==> flow/design.v <==
`timescale 1ns / 1ps
module ADDER(sum,
             dataL,
             dataR);
parameter n=16,  
          m=16;  
output[n:0] sum;
input[n-1:0] dataL,
             dataR;
wire[n-1:0] S;
assign S=dataL+dataR;
assign sum={S[n-1],S};            
endmodule
`timescale 1ns / 1ps
module COMP2S(data_out,
              data_in);
parameter n=16,  
          m=16;  
output[n-1:0] data_out;
input[n-1:0] data_in;
wire[n:0] comp;
assign comp=17'b1000_0000_0000_00000-{data_in[n-1],data_in};
assign data_out=comp[n-1:0];        
endmodule
`timescale 1ns / 1ps
module CONTROLLER(load,
                  loadAC,
                  rstAC,
                  shift,
                  count16set,
                  count16reset,
                  clk,
                  start,
                  rst,
                  count16done);
output reg load,
           loadAC,
           rstAC,
           shift,
           count16set,
           count16reset;
input clk,
      rst,
      start,
      count16done;
parameter S0=2'b00,S1=2'b01,S2=2'b10,S3=2'b11;  
reg[1:0] ps,ns;
always @(posedge clk)
begin
 if(rst)
  ps<= #3 S0;
 else
  ps<=#3 ns;
end    
always @(*)
begin
case(ps)
S0: begin
     rstAC=1'b1;
     loadAC=1'b0;
     load=1'b0;
     shift=1'b0;
     count16set=1'b0;
     count16reset=1'b1;  
     if(start)
      ns=S1;
     else
      ns=S0;
    end
S1: begin
     rstAC=1'b1;
     loadAC=1'b0;
     load=1'b1;
     shift=1'b0;
     count16set=1'b0;
     count16reset=1'b1; 
     ns=S2;
    end 
S2: begin
     rstAC=1'b0;
     loadAC=1'b1;
     load=1'b0;
     shift=1'b1;
     count16set=1'b1;
     count16reset=1'b0; 
     if(count16done)
      ns=S3;
     else
      ns=S2; 
    end   
S3: begin
     rstAC=1'b0;
     loadAC=1'b0;
     load=1'b0;
     shift=1'b0;
     count16set=1'b0;
     count16reset=1'b1;
     if(start)
      ns=S1;
     else
      ns=S3;
    end 
default: begin
          rstAC=1'b1;
          loadAC=1'b0;
          load=1'b0;
          shift=1'b0;
          count16set=1'b0;
          count16reset=1'b1;
          ns=S0;
         end 
endcase                       
end                             
endmodule
`timescale 1ns / 1ps
module COUNTER16(count16done,  
                 clk,
                 count16set,   
                 count16reset,
                 rst);
output  count16done;  
input count16set,
      count16reset,
      rst,
      clk;
reg[3:0] count;
wire[3:0] wire_in;
wire[4:0] wire_out;
assign wire_out={1'b0,wire_in}+1;
assign wire_in=count;
always @(posedge clk)
begin
 if(rst)
  count<=#3 4'b0000;
 else if(count16reset) 
  count<=#3 4'b0000;
 else if(count16set)
  count<=#3 wire_out[3:0];
end  
assign count16done=wire_out[4];
endmodule
`timescale 1ns / 1ps
module DATAPATH(Product,
                done,
                clk,
                multiplicand,
                multiplier,
                start,
                rst);
parameter n=16,     
          m=16 ;   
output[m+n-1:0] Product;
output reg done;
input[n:0] multiplicand;
input[m:0] multiplier;
input clk,
      start,
      rst;
wire cr_rstAC,
     cr_loadAC,
     cr_load,
     cr_shift,
     cr_count16set,
     cr_count16reset,
     cr_clk,
     cr_start,
     cr_count16done,
     cr_rst;
wire ct_count16done,
     ct_clk,
     ct_count16set,
     ct_count16reset,
     ct_rst; 
wire[n-1:0] c2s_data_out,
            c2s_data_in; 
wire[n-1:0] md_data_out;
wire[n-1:0] md_data_in;
wire md_clk,
     md_load,
     md_rst;  
wire[n-1:0] md2s_data_out;
wire[n-1:0] md2s_data_in;
wire md2s_clk,
     md2s_load,
     md2s_rst; 
wire[n-1:0] mx1_data_out,
            mx1_data0,
            mx1_data1;
wire mx1_sel;                           
wire[n:0] add_sum;
wire[n-1:0] add_dataL,
            add_dataR;
wire[n:0] mx2_data_out,
          mx2_data0,
          mx2_data1;
wire mx2_sel;  
wire[n-1:0] ac_data_out,
            ac_data_in;
wire ac_clk,
     ac_loadAC,
     ac_rstAC,
     ac_rst;  
wire[m-1:0] mr_data_in;
wire[m-1:0] mr_data_out;
wire mr_clk,
     mr_load,
     mr_shift_data,
     mr_shift,
     mr_rst; 
reg Q; 
wire x;                    
CONTROLLER cr(.load(cr_load),
                  .loadAC(cr_loadAC),
                  .rstAC(cr_rstAC),
                  .shift(cr_shift),
                  .count16set(cr_count16set),
                  .count16reset(cr_count16reset),
                  .clk(cr_clk),
                  .start(cr_start),
                  .rst(cr_rst),
                  .count16done(cr_count16done));     
assign cr_clk=clk;
assign cr_start=start;
assign cr_count16done=ct_count16done;
assign cr_rst=rst;
COUNTER16 ct(.count16done(ct_count16done),  
                 .clk(ct_clk),
                 .count16set(ct_count16set),   
                 .count16reset(ct_count16reset),
                 .rst(ct_rst));
assign ct_clk=clk;
assign ct_count16set=cr_count16set;
assign ct_count16reset=cr_count16reset;
assign ct_rst=rst; 
COMP2S comp2s(.data_out(c2s_data_out),
              .data_in(c2s_data_in));   
assign c2s_data_in=multiplicand;
PIPO md(.data_out(md_data_out),
            .clk(md_clk),
            .data_in(md_data_in),
            .load(md_load),
            .rst(md_rst));
assign md_clk=clk;
assign md_data_in=multiplicand;
assign md_load=cr_load;
assign md_rst=rst;           
PIPO md2s(.data_out(md2s_data_out),
            .clk(md2s_clk),
            .data_in(md2s_data_in),
            .load(md2s_load),
            .rst(md2s_rst));
assign md2s_clk=clk;
assign md2s_data_in=c2s_data_out;
assign md2s_load=cr_load;
assign md2s_rst=rst;
MUX16BITS mx1(.data_out(mx1_data_out),
                 .data0(mx1_data0),
                 .data1(mx1_data1),
                 .sel(mx1_sel)); 
assign mx1_data0=md2s_data_out;
assign mx1_data1=md_data_out;
assign mx1_sel=Q;
ADDER add(.sum(add_sum),
             .dataL(add_dataL),
             .dataR(add_dataR));  
assign add_dataL=ac_data_out;
assign add_dataR=mx1_data_out;  
MUX17BITS mx2(.data_out(mx2_data_out),
                 .data0(mx2_data0),
                 .data1(mx2_data1),
                 .sel(mx2_sel));
assign mx2_data0={ac_data_out[n-1],ac_data_out};
assign mx2_data1=add_sum;
assign mx2_sel=x; 
SPIPO ac(.data_out(ac_data_out),
             .clk(ac_clk),
             .data_in(ac_data_in),
             .load(ac_loadAC),
             .rst(ac_rst),
             .Srst(ac_rstAC));
assign ac_clk=clk;
assign ac_data_in=mx2_data_out[n:1];
assign ac_loadAC=cr_loadAC;
assign ac_rst=rst;
assign ac_rstAC=cr_rstAC;  
PISO mr(.data_out(mr_data_out),
             .clk(mr_clk),
             .data_in(mr_data_in),
              .load(mr_load),
             .shift_data(mr_shift_data),
             .shift(mr_shift),
             .rst(mr_rst));         
assign mr_clk=clk;
assign mr_data_in=multiplier;
assign mr_load=cr_load;
assign mr_shift_data=mx2_data_out[0];
assign mr_shift=cr_shift;
assign mr_rst=rst;
always @(posedge clk)
begin
 if(rst)
  Q<=1'b0;
 else if(cr_load)
  Q<=1'b0;
 else
  Q<=mr_data_out[0];
end
xor(x,mr_data_out[0],Q);
assign Product={ac_data_out,mr_data_out};   
always @(posedge clk)
if(rst)
 done<= #3 1'b0;
else 
 done<= #3 cr_count16done;                
endmodule
`timescale 1ns / 1ps
module MUX16BITS(data_out,
                 data0,
                 data1,
                 sel);
parameter n=16,  
          m=16;  
output[n-1:0] data_out;
input[n-1:0] data0,
             data1;
input sel;             
assign data_out=sel?data1:data0;                          
endmodule
`timescale 1ns / 1ps
module MUX17BITS(data_out,
                 data0,
                 data1,
                 sel);
parameter n=16,  
          m=16;  
output[n:0] data_out;
input[n:0] data0,
             data1;
input sel;             
assign data_out=sel?data1:data0;                          
endmodule
`timescale 1ns / 1ps
module PIPO(data_out,
            clk,
            data_in,
            load,
            rst);
parameter n=16,  
          m=16;  
output reg[n-1:0] data_out;
input[n-1:0] data_in;
input clk,
      rst,
      load;
always @(posedge clk)
begin
 if(rst)
  data_out<=16'b0;
 else if(load)
  data_out<=data_in;
 else
  data_out<=data_out;
end      
endmodule
`timescale 1ns / 1ps
module PISO( data_out,
             clk,
             data_in,
              load,
             shift_data,
             shift,
             rst);
parameter n=16,  
          m=16;  
output reg[m-1:0] data_out;
input[m-1:0] data_in;
input clk,
      load,
      shift_data,
      shift,
      rst;     
always @(posedge clk)
begin
 if(rst)
  data_out<=16'b0;
 else if(load)
  data_out<=data_in;
 else if(shift)
  data_out<={shift_data,data_out[m-1:1]};
 else
  data_out<=data_out;  
end  
endmodule
`timescale 1ns / 1ps
module SPIPO(data_out,
             clk,
             data_in,
             load,
             rst,
             Srst);
parameter n=16,  
          m=16;  
output reg[m-1:0] data_out;
input[m-1:0] data_in;
input clk,
      rst,
      load,
      Srst;           
always @(posedge clk)
begin
 if(rst)
  data_out<=16'b0;
 else if(Srst)
  data_out<=16'b0;
 else if(load)
  data_out<=data_in;
 else
  data_out<=data_out;
end          
endmodule
# == Reports on DATAPATH ==
# What the tools print for DATAPATH, step after step.
# Line numbers count from 1 in the design file above.
# Operators carry their Yosys type and port widths (W data, S select, Z words).
# Library cell names are shortened.
# The mark -- stands for no value.
# setup
design,DATAPATH
clk_port,clk
cell_library,sky130hd
corner,tt_025C_1v80

# == Word level ==
# Source: Yosys, flattened and elaborated, memories not mapped. Widths are those after wreduce. Registers that Yosys merges into a memory's read port (data or address) are not register bits. Print and check cells do not count. Equal cells are merged and count once.
# op_classes
mux,12
add_sub_neg,3
n_logic,1
n_eq,3
n_reduce_logical,10
# op_table
operator,n
$mux W16,4
$sub A1 B16 Y16 const A,1
$add A16 B16 Y16,1
$reduce_or A2 Y1,5
$pmux W2 S4,1
$pmux W1 S2,4
$reduce_or A3 Y1,2
$add A4 B1 Y5 const B,1
$eq A2 B2 Y1 const B,2
$eq A2 B1 Y1 const B,1
$logic_not A2 Y1,1
$reduce_and A2 Y1,1
$reduce_bool A2 Y1,1
$mux W2,1
$mux W1,2
$xor A1 B1 Y1,1
# bits
out_inout_bits,33
in_bits,37
ff_bits,72

# == Longest topological paths ==
# Yosys ltp: most cells in a row. Word level: on the elaborated netlist, between registers, memories and ports. Mapped: between sequential cells and ports; inverters and the memories' decode and read muxes count.
# depth
ltp_word,5
abc_area,0
mapped_depth,10
mapped_depth_nobuf,8

# == Synthesis result ==
# Yosys stat after the flow's synthesis: flattened, memories mapped to cells. It holds for the ABC_AREA given above (unset counts as 0); a run with the other value may have another netlist.
# by_type
type,n
dfxtp_1,73
nand2_1,86
a21oi_1,64
ha_1,17
a22oi_1,20
mux2_2,13
xor2_1,11
nor2_1,21
clkbuf_1,20
nor3_1,14
o21ai_0,13
o211ai_1,7
xnor2_1,6
nand3_1,10
nand3b_1,6
mux2i_1,4
and3_1,6
nand4_1,6
# Other cell types: 49; their cells: 86.
# synth_totals
cell_count,483
ff_cells,73
sequential_area_um2,1461.4
yosys_area_um2,4028.9
# By module: a second synthesis without flattening, with its own total; a netlist apart from the flattened one above.
# unflattened
cells_unflattened,453
hier_area_um2,4640.7
# Each row is one instance without its submodules.
# modules
mod,seq_area_um2,mod_area_um2,instances,cells
PIPO,320.3,580.6,2,52
ADDER,0.0,860.8,1,108
PISO,320.3,805.8,1,71
SPIPO,320.3,581.8,1,53
COMP2S,0.0,302.8,1,37
MUX17BITS,0.0,260.2,1,19
MUX16BITS,0.0,249.0,1,18
COUNTER16,80.1,183.9,1,18
CONTROLLER,80.1,167.7,1,20
DATAPATH,40.0,67.6,1,5

# == Path before layout ==
# OpenSTA on the mapped netlist: ideal clock, no wires. The path of least setup slack (recovery checks aside). Input and output delay are each 20% of the period. Register names are those of the netlist, which keeps one name where synthesis merged equal registers.
# synth_timing
kind,reg-to-reg
from,register Q
to,register ac.data_out[12]
driving_pins,11
arrival_ns,2.676
setup_ns,0.120
t_required_ns,5.130
slack_ns,2.454
delay_ns,2.796
launch_ns,0.000
clock_period_ns,5.25
period_less_setup_slack_ns,2.796
# "delay_ns" is the arrival time less input delay plus setup time.
# "driving_pins": output pins that drive a net of the path, with the launching flip-flop's if there is one; two outputs of one cell count as two.
# "period_less_setup_slack_ns" is the clock period less the worst setup slack; recovery checks do not enter. This is arithmetic on one report: input and output delays are still those of the set period (20% each).
# Between the ends stands the longest chain of elaborated cells between them, by number of cells; it is not shown to be the way that was timed. Of several equally long chains one is given.
# Each line given opens the expression or statement behind the cell; cells for indexed reads and writes are added by Yosys, which also makes memories of some case tables.
# A register here has more assigning lines than the two given.
# synth_between
cell_sequence,dfxtp_1 buf_2 buf_1 mux2i_1 inv_1 ha_1 a211oi_1 o21ai_0 a2111oi_2 nor4_2 a211o_1
elab_chain_cells,3
# synth_rtl
element,line_no,text
start: declaration,210,reg Q;
start: assignment,302,Q<=1'b0;
start: assignment,306,Q<=mr_data_out[0];
$mux W16,327,assign data_out=sel?data1:data0;
$add A16 B16 Y16,11,assign S=dataL+dataR;
$mux W16,340,assign data_out=sel?data1:data0;
end: assignment,416,data_out<=data_in;
end: assignment,418,data_out<=data_out;
end: declaration,403,output reg[m-1:0] data_out;

# Settings of 2 stored flow runs for module DATAPATH (sky130hd), not sorted in any way. The constraints put input and output delay at 20% of the set period each and load the outputs with 0.01 pF.
# A setting shown as . is not set for that run.
name,flow run 1,flow run 2
period_ns,1.69,1.94
CORE_UTILIZATION,68,48
SETUP_SLACK_MARGIN,-0.09,.
PLACE_DENSITY_LB_ADDON,0.27,.
CORE_ASPECT_RATIO,1.89,.
CELL_PAD_IN_SITES_DETAIL_PLACEMENT,2,.
CTS_CLUSTER_SIZE,33,.
CAP_MARGIN,5,20
MIN_ROUTING_LAYER,met1,.
CORE_MARGIN,2,8
SLEW_MARGIN,20,20
HOLD_SLACK_MARGIN,.,-0.06
CELL_PAD_IN_SITES_GLOBAL_PLACEMENT,.,2
ABC_AREA,.,0
GPL_ROUTABILITY_DRIVEN,.,0
MAX_ROUTING_LAYER,.,met5
# Flow run 1: no results, placement failed with a tool error
# Flow run 2: no results, placement failed with GPL-0301
